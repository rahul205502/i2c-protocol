==> flow/design.v <==
module I2C_1 (
    input  wire        CLK,
    input  wire        RST,
    input  wire [7:0]  data_in,
    input  wire [6:0]  addr_in, 
    inout  wire        SDA,
    output reg         SCL
);
reg i2c_sda;
reg i2c_sda_en;       
assign SDA = i2c_sda_en ? 1'bz : i2c_sda;
reg [7:0] state;
reg [3:0] count;
reg [7:0] tx_data;
localparam IDLE      = 0;
localparam START     = 1;
localparam ADDR      = 2;
localparam ACK_WAIT1 = 3;
localparam DATA      = 4;
localparam ACK_WAIT2 = 5;
localparam STOP      = 6;
localparam SCL_DIV_COUNT = 250;
reg [8:0] scl_count;
always @(posedge CLK) begin
    if (RST) begin
        scl_count <= 0;
        SCL <= 1;
    end else begin
        if (state != IDLE) begin
            if (scl_count < SCL_DIV_COUNT - 1)
                scl_count <= scl_count + 1;
            else begin
                SCL <= ~SCL;
                scl_count <= 0;
            end
        end else begin
            SCL <= 1;
            scl_count <= 0;
        end
    end
end
always @(posedge CLK) begin
    if (RST) begin
        state       <= IDLE;
        i2c_sda     <= 1;
        i2c_sda_en  <= 1;
        count       <= 0;
        tx_data     <= 0;
    end else begin
        if (scl_count == 0) begin
            case(state)
            IDLE: begin
                i2c_sda_en <= 0;
                i2c_sda    <= 1;
                if (SCL == 1) state <= START;
            end
            START: begin
                if (SCL == 1) begin
                    i2c_sda    <= 0;
                    i2c_sda_en <= 0;
                    tx_data    <= {addr_in, 1'b0};
                    count      <= 7;
                    state      <= ADDR;
                end
            end
            ADDR: begin
                i2c_sda_en <= 0;  
                if (SCL == 0) begin
                    i2c_sda    <= tx_data[count];
                end else begin
                    if (count == 0) begin
                        state <= ACK_WAIT1;
                        count <= 7;
                    end
                    else count <= count - 1;
                end
            end
            ACK_WAIT1: begin
                if (SCL == 0) begin
                    i2c_sda_en <= 1;        
                end 
                else begin
                    tx_data <= data_in;
                    count   <= 7;
                    state   <= DATA;
                end
            end
            DATA: begin
                i2c_sda_en <= 0;  
                if (SCL == 0) begin
                    i2c_sda   <= tx_data[count];
                end else begin
                    if (count == 0) begin
                        state <= ACK_WAIT2;
                        count <= 7;
                    end
                    else count <= count - 1;
                end
            end
            ACK_WAIT2: begin
                if (SCL == 0) begin
                    i2c_sda_en <= 1;              
                end else begin
                    state <= STOP;
                end
            end
            STOP: begin
                if (SCL == 0) begin
                    i2c_sda_en <= 0;
                    i2c_sda    <= 0;
                end else begin
                    i2c_sda    <= 1;
                    i2c_sda_en <= 0;
                    state      <= IDLE;
                end
            end
            default: state <= IDLE;
            endcase
        end
    end
end
endmodule
### Tool chain data of I2C_1

The steps from the RTL of I2C_1 to its reports follow in flow order.
Line numbers count from 1 in the design file above.
Not given: --

* top: I2C_1
* clock port: CLK
* cell library: sky130hd
* library corner: tt_025C_1v80

### Word-level counts

Counts by Yosys on the flattened word-level netlist (proc, flatten, opt, wreduce; memories kept). Register bits leave out memories and registers merged into their read ports (data or address). Print and check cells are left out.

* output and inout port bits: 2
* register bits after elaboration: 32
* bits of input ports: 17

* eq/ne operators: 19
* multiplexer cells: 24
* add/sub/neg operators: 2
* reduce/logical cells: 19
* shift operators: 1
* order comparisons: 1
* bitwise logic cells: 3

Operators by type and width (number)
* 2-to-1 mux 8 bit: 11
* case mux 8 bit (select 7 bit): 1
* equality test 8 x 3 -> 1 bit (second input constant): 3
* != test 2 bit (second input constant): 11
* AND reduction 4 bit: 4
* equality test 8 x 2 -> 1 bit (second input constant): 2
* case mux 8 bit (select 2 bit): 1
* 2-to-1 mux 4 bit: 3
* AND reduction 10 bit: 1
* adder 9 x 1 -> 9 bit (second input constant): 1
* less-than comparator 9 x 8 -> 1 bit (second input constant): 1
* logical NOT 9 bit: 1
* OR reduction 2 bit: 4
* nonzero test 4 bit: 2
* equality test 8 x 1 -> 1 bit (second input constant): 1
* indexed select 8 x 4 -> 1 bit: 1
* logical NOT 8 bit: 1
* nonzero test 8 bit: 1
* case mux 4 bit (select 2 bit): 1
* nonzero test 5 bit: 1
* 2-to-1 mux 1 bit: 5
* != test 2 x 1 -> 1 bit (second input constant): 2
* subtractor 4 x 1 -> 4 bit (second input constant): 1
* logical NOT 4 bit: 1
* OR reduction 4 bit: 1
* case mux 1 bit (select 4 bit): 1
* inverter 1 bit: 3
* OR reduction 3 bit: 1

Other operator kinds: 2; their cells: 2.

### Depth

Depth = most cells in a row (Yosys ltp): at word level without a register or memory, in the mapped netlist without a sequential cell, where the memories' decode and read muxes count.

* depth in word-level cells: 4
* ABC_AREA: 0
* gate-level depth with buffers: 7
* mapped depth without buffers: 6

### Netlist

Source: synth_stat.txt of the flow (Yosys; design flattened, memories mapped). It holds for the ABC_AREA given above (unset counts as 0); a run with the other value may have another netlist.

Cells by type
* sky130_fd_sc_hd__dfxtp_1: number 26, area in all 520.499 um2
* sky130_fd_sc_hd__nor2_1: number 22, area in all 82.579 um2
* sky130_fd_sc_hd__mux2i_1: number 8, area in all 80.077 um2
* sky130_fd_sc_hd__a211oi_1: number 8, area in all 60.058 um2
* sky130_fd_sc_hd__xnor2_1: number 6, area in all 52.55 um2
* sky130_fd_sc_hd__mux4_2: number 2, area in all 45.043 um2
* sky130_fd_sc_hd__ha_1: number 3, area in all 37.536 um2
* sky130_fd_sc_hd__inv_1: number 8, area in all 30.029 um2
* sky130_fd_sc_hd__a311oi_1: number 3, area in all 26.275 um2
* sky130_fd_sc_hd__nand2_1: number 7, area in all 26.275 um2
* sky130_fd_sc_hd__a21oi_1: number 5, area in all 25.024 um2
* sky130_fd_sc_hd__nor3_1: number 5, area in all 25.024 um2
* sky130_fd_sc_hd__clkbuf_1: number 6, area in all 22.522 um2
* sky130_fd_sc_hd__o21a_1: number 3, area in all 22.522 um2
* sky130_fd_sc_hd__xor2_1: number 2, area in all 17.517 um2
* sky130_fd_sc_hd__nor3_4: number 1, area in all 16.266 um2
* sky130_fd_sc_hd__nand3_1: number 3, area in all 15.014 um2
* sky130_fd_sc_hd__nand3b_1: number 2, area in all 15.014 um2

Not listed: further types 29, cells in them 32.

* mapped flip-flops: 26
* buffer cells: 9
* mapped area: 1382.6 um2
* standard cells after synthesis: 152

### Worst setup path after synthesis

OpenSTA on the mapped netlist: ideal clock, no wires. The path of least setup slack (recovery checks aside). Input and output delay are each 20% of the period. Register names are those of the netlist, which keeps one name where synthesis merged equal registers.

* kind: flip-flop to flip-flop
* start: register scl_count[0]
* end: register state[0]
* clock period: 2200 ps
* path slack: 347 ps
* data arrival time: 1739 ps
* time at the first pin: 0 ps
* stages: 7
* buffers on the path: 0
* delay of the path: 1854 ps
* data required time: 2085 ps
* setup time: 115 ps
* synthesis period reached: 1853 ps

"delay of the path" = arrival - input delay + setup time.
"stages": output pins that drive a net of the path, with the launching flip-flop's if there is one; two outputs of one cell count as two.
"synthesis period reached" = period - worst setup slack (recovery checks aside). The figure is calculated, with input and output delays left at 20% of the set period.
Between the ends stands the longest chain of elaborated cells between them, by number of cells; it is not shown to be the way that was timed. Of several equally long chains one is given.
A line is the first line of the expression or statement that the cell stems from. Yosys adds cells for indexed reads and writes and turns some case tables into memories.
A register here has more assigning lines than the two given.

* cells stage by stage: sky130_fd_sc_hd__dfxtp_1 sky130_fd_sc_hd__inv_1 sky130_fd_sc_hd__ha_1 sky130_fd_sc_hd__or4b_4 sky130_fd_sc_hd__or3_4 sky130_fd_sc_hd__and2_2 sky130_fd_sc_hd__o21a_1
* cells in the longest elaborated chain: 2
* elaborated cells between the ends (all ways): 2
* source lines of those cells: 1

RTL lines, path post-synthesis
* start, declared: line 23 `reg [8:0] scl_count;`
* start, assigned: line 26 `scl_count <= 0;`
* start, assigned: line 31 `scl_count <= scl_count + 1;`
* logical NOT 9 bit: line 50 `if (scl_count == 0) begin`
* AND reduction 10 bit
* end, assigned: line 44 `state       <= IDLE;`
* end, assigned: line 55 `if (SCL == 1) state <= START;`
* end, declared: line 12 `reg [7:0] state;`

### Path in the finished layout

From the final timing report of run 1: the path of least setup slack in the routed layout; clock arrival at registers is part of the times.
The report prints the path's times to 10 ps; the period is as set.

* kind: flip-flop to flip-flop
* start: register scl_count[0]
* end: register state[2]
* path slack: 810 ps
* data arrival time: 2260 ps
* time at the first pin: 330 ps
* clock period: 2820 ps
* buffers on the path: 0
* data required time: 3070 ps
* stages: 7
* setup time: 80 ps

Between the ends stands the longest chain of elaborated cells between them, by number of cells; it is not shown to be the way that was timed. Of several equally long chains one is given.
A register here has more assigning lines than the two given.

* cells stage by stage: sky130_fd_sc_hd__dfxtp_1 sky130_fd_sc_hd__inv_1 sky130_fd_sc_hd__ha_1 sky130_fd_sc_hd__or4b_4 sky130_fd_sc_hd__nor3_1 sky130_fd_sc_hd__a31oi_1 sky130_fd_sc_hd__a311oi_1
* cells in the longest elaborated chain: 2
* elaborated cells between the ends (all ways): 2
* source lines of those cells: 1

RTL lines, path after layout
* start, declared: line 23 `reg [8:0] scl_count;`
* start, assigned: line 26 `scl_count <= 0;`
* start, assigned: line 31 `scl_count <= scl_count + 1;`
* logical NOT 9 bit: line 50 `if (scl_count == 0) begin`
* AND reduction 10 bit
* end, assigned: line 44 `state       <= IDLE;`
* end, assigned: line 55 `if (SCL == 1) state <= START;`
* end, declared: line 12 `reg [7:0] state;`

# Flow runs of I2C_1

Module I2C_1, platform sky130hd: 2 stored runs of the flow (Yosys, OpenROAD) with differing settings, in no particular order. Input and output delays are each 20% of the period that was set; the output load is 0.01 pF.
"clock period achieved" means the clock period less the worst setup slack. The figure is calculated, with input and output delays left at 20% of the set period.
"worst path time": the worst setup path's part of the clock period (all of it between registers, 20% less for each end at a port) less its slack. A launch clock that arrives late makes it longer, a capture clock that arrives late makes it shorter.
"overall power" rests on the timing tool's default activity at the inputs, not on a simulated workload.
"worst path time" is given in steps of 10 ps.

### Run 1

Settings: `period_ns=2.82`, `CORE_UTILIZATION=69`, `PLACE_DENSITY=0.78`, `CORE_MARGIN=2`, `ABC_AREA=0`, `GPL_TIMING_DRIVEN=1`, `SLEW_MARGIN=0`, `MAX_ROUTING_LAYER=met5`, `CAP_MARGIN=20`

- Worst path time: 2010 ps
- Type of the worst setup path: flip-flop to flip-flop
- Overall power: 0.8116 mW
- Post-synthesis cell area: 1382.6 um2
- Post-route worst hold slack: 411 ps
- Die area: 2378.0 um2
- Final setup TNS: 0 ps
- Utilization: 0.834
- Setup slack of the worst path: 806 ps
- Standard-cell area after layout: 1602.8 um2
- Clock period achieved: 2014 ps

### Run 2

Settings: `period_ns=2.22`, `SETUP_SLACK_MARGIN=0.27`, `CAP_MARGIN=20`, `CORE_MARGIN=2`, `CORE_UTILIZATION=40`, `SLEW_MARGIN=20`

- Worst path time: 1890 ps
- Type of the worst setup path: flip-flop to flip-flop
- Overall power: 0.9178 mW
- Post-synthesis cell area: 1382.6 um2
- Post-route worst hold slack: 299 ps
- Die area: 3942.6 um2
- Final setup TNS: 0 ps
- Utilization: 0.501
- Setup slack of the worst path: 332 ps
- Standard-cell area after layout: 1672.8 um2
- Clock period achieved: 1888 ps
